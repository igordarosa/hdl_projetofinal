==> flow/design.v <==
module display7seg
(
reset_in,
clock_in,
numgiro_in,
seg_out
);
input reset_in, clock_in;
input [3:0] numgiro_in;
output [6:0] seg_out;
reg [6:0] NumGiroConv;
always @(posedge clock_in or posedge reset_in)begin
	if(reset_in)begin
		NumGiroConv = 7'b0000000;
	end
	else begin
		case (numgiro_in)
		 4'b0000: NumGiroConv = 7'b0111111;  
		 4'b0001: NumGiroConv = 7'b0000110;  
		 4'b0010: NumGiroConv = 7'b1011011;  
		 4'b0011: NumGiroConv = 7'b1001111;  
		 4'b0100: NumGiroConv = 7'b1100110;  
		 4'b0101: NumGiroConv = 7'b1101101;  
		 4'b0110: NumGiroConv = 7'b1111101;  
		 4'b0111: NumGiroConv = 7'b0000111;  
		 4'b1000: NumGiroConv = 7'b1111111;  
		 4'b1001: NumGiroConv = 7'b1101111;  
		 default: NumGiroConv = 7'b0000000;  
		endcase
   end
end
assign seg_out = NumGiroConv;
endmodule
module rele(reset_in, clock_in, numgiro_in, contador_giro_out, sensor1_in, sensor2_in, rele_out);
input reset_in, clock_in;
input wire sensor1_in, sensor2_in;
input wire [3:0] numgiro_in;
output wire rele_out;
output wire [3:0] contador_giro_out;
reg girar;
reg [3:0] contador_giro;
reg [3:0] debounce_sensores;
reg espera_sensores;
always @(posedge clock_in or posedge reset_in) begin
if(reset_in) begin
 girar = 1'b0;
 contador_giro = 4'b0000;
 debounce_sensores = 4'b0000;
 espera_sensores = 1'b1;
end
else begin
 if(numgiro_in > 4'b0000 && girar == 1'b0)begin
  contador_giro = numgiro_in;
  girar = 1'b1;
 end
 if(sensor1_in == 1'b1 && sensor2_in == 1'b1) begin
  if(espera_sensores == 1'b0) begin
   debounce_sensores = debounce_sensores + 4'b0001;
  end
 end
 else if(sensor1_in != 1'b1 && sensor2_in != 1'b1) begin
  debounce_sensores = 4'b0000;
  espera_sensores = 1'b0;
 end
 else begin
  debounce_sensores = 4'b0000;
 end
 if(debounce_sensores == 4'b1111) begin
  debounce_sensores = 4'b0000;
  if(contador_giro != 4'b0000 && espera_sensores == 1'b0)begin
    contador_giro = contador_giro - 4'b0001;
    espera_sensores = 1'b1;
	 if(contador_giro == 4'b0000)begin
     girar = 1'b0;
    end
    else begin
     girar = 1'b1;
    end
  end
 end
end
end
assign rele_out = girar | (!sensor1_in & !sensor2_in);
assign contador_giro_out = contador_giro;
endmodule
module teclado(reset_in, clock_in, coluna_in, linha_in, numgiro_out);
input reset_in, clock_in;
input wire [2:0] coluna_in, linha_in;
output [3:0] numgiro_out;
reg [3:0] backup_numgiro, contador;
reg [5:0] backup_tecla;
always @(posedge clock_in or posedge reset_in) begin
 if(reset_in) begin
  backup_numgiro = 4'b0000;
  contador = 4'b0000;
  backup_tecla = 8'b0;
 end
 else begin
  if(contador == 4'b1111)begin
	case(coluna_in)
	 3'b100: backup_numgiro = 4'b0001;
	 3'b010: backup_numgiro = 4'b0010;
	 3'b001: backup_numgiro = 4'b0011;
	 default: backup_numgiro = 4'b0000;
	endcase 
	case(linha_in)
	 3'b100: backup_numgiro = backup_numgiro;
	 3'b010: backup_numgiro = backup_numgiro + 4'b0011;
	 3'b001: backup_numgiro = backup_numgiro + 4'b0110;
	 default: backup_numgiro = 4'b0000;
	endcase
  end
  if(backup_tecla == {coluna_in, linha_in})begin
   contador = contador + 4'b0001;
  end
  else begin
   contador = 4'b0000;
   backup_tecla = {coluna_in, linha_in};
  end
 end
end
assign numgiro_out = backup_numgiro;
endmodule
module vendingmachine 
(
 reset_in, 
 clock_in, 
 coluna_in, 
 linha_in, 
 sensor1_in, 
 sensor2_in, 
 rele_out,
 seg_out
 );
input wire [2:0] coluna_in, linha_in;
input wire sensor1_in, sensor2_in;
input clock_in, reset_in;
output wire rele_out;
output [6:0] seg_out;
wire [3:0] numgiro_w, contador_giro_w;
teclado T0
(
 .clock_in(clock_in),
 .reset_in(reset_in),
 .coluna_in(coluna_in),
 .linha_in(linha_in),
 .numgiro_out(numgiro_w)
);
rele R0
(
 .clock_in(clock_in),
 .reset_in(reset_in),
 .numgiro_in(numgiro_w),
 .contador_giro_out(contador_giro_w),
 .sensor1_in(sensor1_in),
 .sensor2_in(sensor2_in),
 .rele_out(rele_out)
);
display7seg D0
(
 .clock_in(clock_in),
 .reset_in(reset_in),
 .numgiro_in(contador_giro_w),
 .seg_out(seg_out)
);
endmodule
Tool chain data of vendingmachine
The steps from the RTL of vendingmachine to its reports follow in flow order.
Lines are those of the file above, counted from 1.
Operators carry their Yosys type and port widths (W data, S select, Z words).
Library cell names are shortened.
{ "design": {"design": "vendingmachine", "clock_port": "clock_in", "lib": "sky130hd", "pvt_corner": "tt_025C_1v80"} }

Word level
Yosys after proc, flatten, opt, wreduce and memory -nomap, before mapping. Memory bits, and registers merged into a memory's read port (data or address), are not among the register bits. Print and check cells are not counted. Equal cells are merged and count once.
Yosys's memory passes give these memory sizes; they may raise the number of words (mostly to a power of two), join words into wider ones and drop unused or constant bits.
{ "op_classes": {"logic": 6, "cmp": 1, "mux": 18, "addsub": 5, "equal": 9, "div_mod_pow": 0, "multipliers": 0, "reduce_and_logical": 8, "n_shift": 0} }
{ "ops": {"columns": ["operator", "n"], "rows": [
  ["$mux W4", 8],
  ["$pmux W4 S3", 1],
  ["$add A4 B1 Y4 const B", 2],
  ["$eq A4 B4 Y1 const B", 2],
  ["$mux W1", 8],
  ["$eq A3 B1 Y1 const B", 2],
  ["$eq A3 B2 Y1 const B", 2],
  ["$eq A3 B3 Y1 const B", 2],
  ["$eq A6 B6 Y1", 1],
  ["$pmux W2 S3", 1],
  ["$logic_and A1 B1 Y1", 4],
  ["$not A1 Y1", 4],
  ["$sub A4 B1 Y4 const B", 1],
  ["$gt A4 B1 Y1 const B", 1],
  ["$add A4 B2 Y4 const B", 1],
  ["$add A4 B3 Y4 const B", 1],
  ["$logic_not A4 Y1", 1],
  ["$reduce_bool A4 Y1", 1],
  ["$logic_not A1 Y1", 2],
  ["$and A1 B1 Y1", 1],
  ["$or A1 B1 Y1", 1]
]} }
{ "word_totals": {"clocked_rd_ports_x_width": 7, "mem_bits_ro": 112, "reg_bits": 24, "n_memories": 1, "ram_bits": 0, "latchBits": 0} }
{ "mem_list": {"columns": ["memory", "size", "word_bits", "rd", "wr", "line", "text"], "rows": [
  ["(name not given)", 16, 7, 1, 0, 17, "case (numgiro_in)"]
]} }

Depth
Longest topological path by Yosys (ltp), each cell counted once; first at word level (registers and memories cut), then after technology mapping (sequential cells cut; the memories' decode and read muxes count).
{ "logic_depth": {"depth_word": 8, "ABC_AREA": 0, "mapped_depth": 8, "ltp_nobuf": 8} }

After synthesis
Source: synth_stat.txt of the flow (Yosys; design flattened, memories mapped). It holds for the ABC_AREA given above (unset counts as 0); a run with the other value may have another netlist.
{ "mapped": {"yosys_area_um2": 1730.4, "ff_cells": 31, "stdcells": 179, "seqArea_um2": 777.0} }
{ "types": {"columns": ["cell_type", "n"], "rows": [
  ["dfrtp_1", 30],
  ["ha_1", 12],
  ["nor2_1", 21],
  ["xnor2_1", 9],
  ["xor2_1", 8],
  ["a21oi_1", 11],
  ["mux2i_1", 5],
  ["inv_1", 13],
  ["nand2_1", 12],
  ["o21ai_0", 8],
  ["nand3_1", 7],
  ["mux2_2", 3],
  ["clkbuf_1", 7],
  ["dfstp_2", 1],
  ["nor4_4", 1],
  ["nor3_1", 4],
  ["nor2b_1", 3],
  ["o22ai_1", 3]
]} }
Other cell types: 18; their cells: 21.
The figures by module come from a second, unflattened synthesis with its own total; it is not the netlist above.
{ "hier_totals": {"hier_cells": 185, "area_unflattened_um2": 1905.6} }
Each row is one instance without its submodules.
{ "by_module": {"columns": ["module", "n_cells", "mod_seq_area_um2", "n_inst", "mod_area_um2"], "rows": [
  ["rele", 79, 251.5, 1, 794.5],
  ["teclado", 72, 350.3, 1, 730.7],
  ["display7seg", 34, 175.2, 1, 380.4],
  ["vendingmachine", 0, 0.0, 1, 0.0]
]} }

Worst setup path after synthesis
Source: OpenSTA report_checks on the synthesized netlist (no wires, ideal clock, input and output delay 20% of the period each), path of least setup slack; recovery checks are left aside. Register names are those of the netlist, which keeps one name where synthesis merged equal registers.
{ "synth_path": {"kind": "flip-flop to flip-flop", "from": "reg R0.debounce_sensores[0]", "to": "reg R0.contador_giro[3]", "driving_pins": 6, "t_required_ns": 2.409, "delay_ns": 1.802, "n_path_buf": 0, "period_ns": 2.54, "setup_time_ns": 0.131, "arrival_ns": 1.671, "slack_ns": 0.738, "t_first_pin_ns": 0.000, "period_less_setup_slack_ns": 1.802} }
"delay_ns" = arrival - input delay + setup time.
"driving_pins": output pins that drive a net of the path, with the launching flip-flop's if there is one; two outputs of one cell count as two.
"period_less_setup_slack_ns" = period - worst setup slack (recovery checks aside). The figure is calculated, with input and output delays left at 20% of the set period.
Between the ends stands the longest chain of elaborated cells between them, by number of cells; it is not shown to be the way that was timed. Of several equally long chains one is given.
Each line given opens the expression or statement behind the cell; cells for indexed reads and writes are added by Yosys, which also makes memories of some case tables.
A register here has more assigning lines than the two given.
{ "synth_via": {"cell_sequence": "dfrtp_1 > ha_1 > or3b_1 > nor4_4 > o2111ai_1 > mux2i_1", "elab_chain_len": 5} }
{ "synth_lines": {"columns": ["element", "line", "text"], "rows": [
  ["from (decl)", 42, "reg [3:0] debounce_sensores;"],
  ["from (assign)", 48, "debounce_sensores = 4'b0000;"],
  ["from (assign)", 58, "debounce_sensores = debounce_sensores + 4'b0001;"],
  ["$add A4 B1 Y4", 58, null],
  ["$mux W4", 57, "if(espera_sensores == 1'b0) begin"],
  ["$mux W4", 56, "if(sensor1_in == 1'b1 && sensor2_in == 1'b1) begin"],
  ["$eq A4 B4 Y1", 68, "if(debounce_sensores == 4'b1111) begin"],
  ["$mux W4", 68, null],
  ["to (assign)", 53, "contador_giro = numgiro_in;"],
  ["to (assign)", 71, "contador_giro = contador_giro - 4'b0001;"],
  ["to (decl)", 41, "reg [3:0] contador_giro;"]
]} }

Timing after layout
From the final timing report of job 1: the path of least setup slack in the routed layout; clock arrival at registers is part of the times.
{ "layout_path": {"kind": "flip-flop to flip-flop", "from": "reg R0.debounce_sensores[0]", "to": "reg R0.contador_giro[3]", "n_path_buf": 1, "slack_ns": -0.30, "period_ns": 1.55, "arrival_ns": 2.01, "t_required_ns": 1.71, "t_first_pin_ns": 0.27, "driving_pins": 7, "setup_time_ns": 0.12} }
Between the ends stands the longest chain of elaborated cells between them, by number of cells; it is not shown to be the way that was timed. Of several equally long chains one is given.
A register here has more assigning lines than the two given.
{ "layout_via": {"cell_sequence": "dfrtp_1 > ha_4 > or3b_4 > nor4_4 > buf_6 > o2111ai_4 > mux2i_1", "elab_chain_len": 5} }
{ "layout_lines": {"columns": ["element", "line", "text"], "rows": [
  ["from (decl)", 42, "reg [3:0] debounce_sensores;"],
  ["from (assign)", 48, "debounce_sensores = 4'b0000;"],
  ["from (assign)", 58, "debounce_sensores = debounce_sensores + 4'b0001;"],
  ["$add A4 B1 Y4", 58, null],
  ["$mux W4", 57, "if(espera_sensores == 1'b0) begin"],
  ["$mux W4", 56, "if(sensor1_in == 1'b1 && sensor2_in == 1'b1) begin"],
  ["$eq A4 B4 Y1", 68, "if(debounce_sensores == 4'b1111) begin"],
  ["$mux W4", 68, null],
  ["to (assign)", 53, "contador_giro = numgiro_in;"],
  ["to (assign)", 71, "contador_giro = contador_giro - 4'b0001;"],
  ["to (decl)", 41, "reg [3:0] contador_giro;"]
]} }

Lab notebook: vendingmachine

Design vendingmachine on sky130hd. What follows are 2 stored runs of the flow, each under its own settings; their order means nothing. The constraints put input and output delay at 20% of the set period each and load the outputs with 0.01 pF.
"power.total_uw" rests on the timing tool's default activity at the inputs, not on a simulated workload.
[
  {
    "run": "job 1",
    "settings": { "period_ns": 1.55, "CORE_UTILIZATION": 28, "HOLD_SLACK_MARGIN": 0.03, "CORE_MARGIN": 5, "CELL_PAD_IN_SITES_GLOBAL_PLACEMENT": 1, "ABC_AREA": 0, "GPL_TIMING_DRIVEN": 1, "CTS_CLUSTER_DIAMETER": 113, "CAP_MARGIN": 30, "SLEW_MARGIN": 20 },
    "results": { "synthArea_um2": 1730.4, "dieArea_um2": 7852.6, "cell_area_final_um2": 2557.4, "layout_utilization_frac": 0.429, "fin_ws_ns": -0.304, "power.total_uw": 1867 }
  },
  {
    "run": "job 2",
    "settings": { "period_ns": 2.96, "CORE_UTILIZATION": 69, "SETUP_SLACK_MARGIN": 0.37, "TNS_END_PERCENT": 20, "CTS_CLUSTER_SIZE": 66, "CTS_CLUSTER_DIAMETER": 167, "CAP_MARGIN": 0, "SLEW_MARGIN": 0, "MAX_ROUTING_LAYER": "met5", "CORE_MARGIN": 2 },
    "results": { "synthArea_um2": 1730.4, "dieArea_um2": 2924.7, "cell_area_final_um2": 2000.7, "layout_utilization_frac": 0.823, "fin_ws_ns": 0.589, "power.total_uw": 864.8 }
  }
]
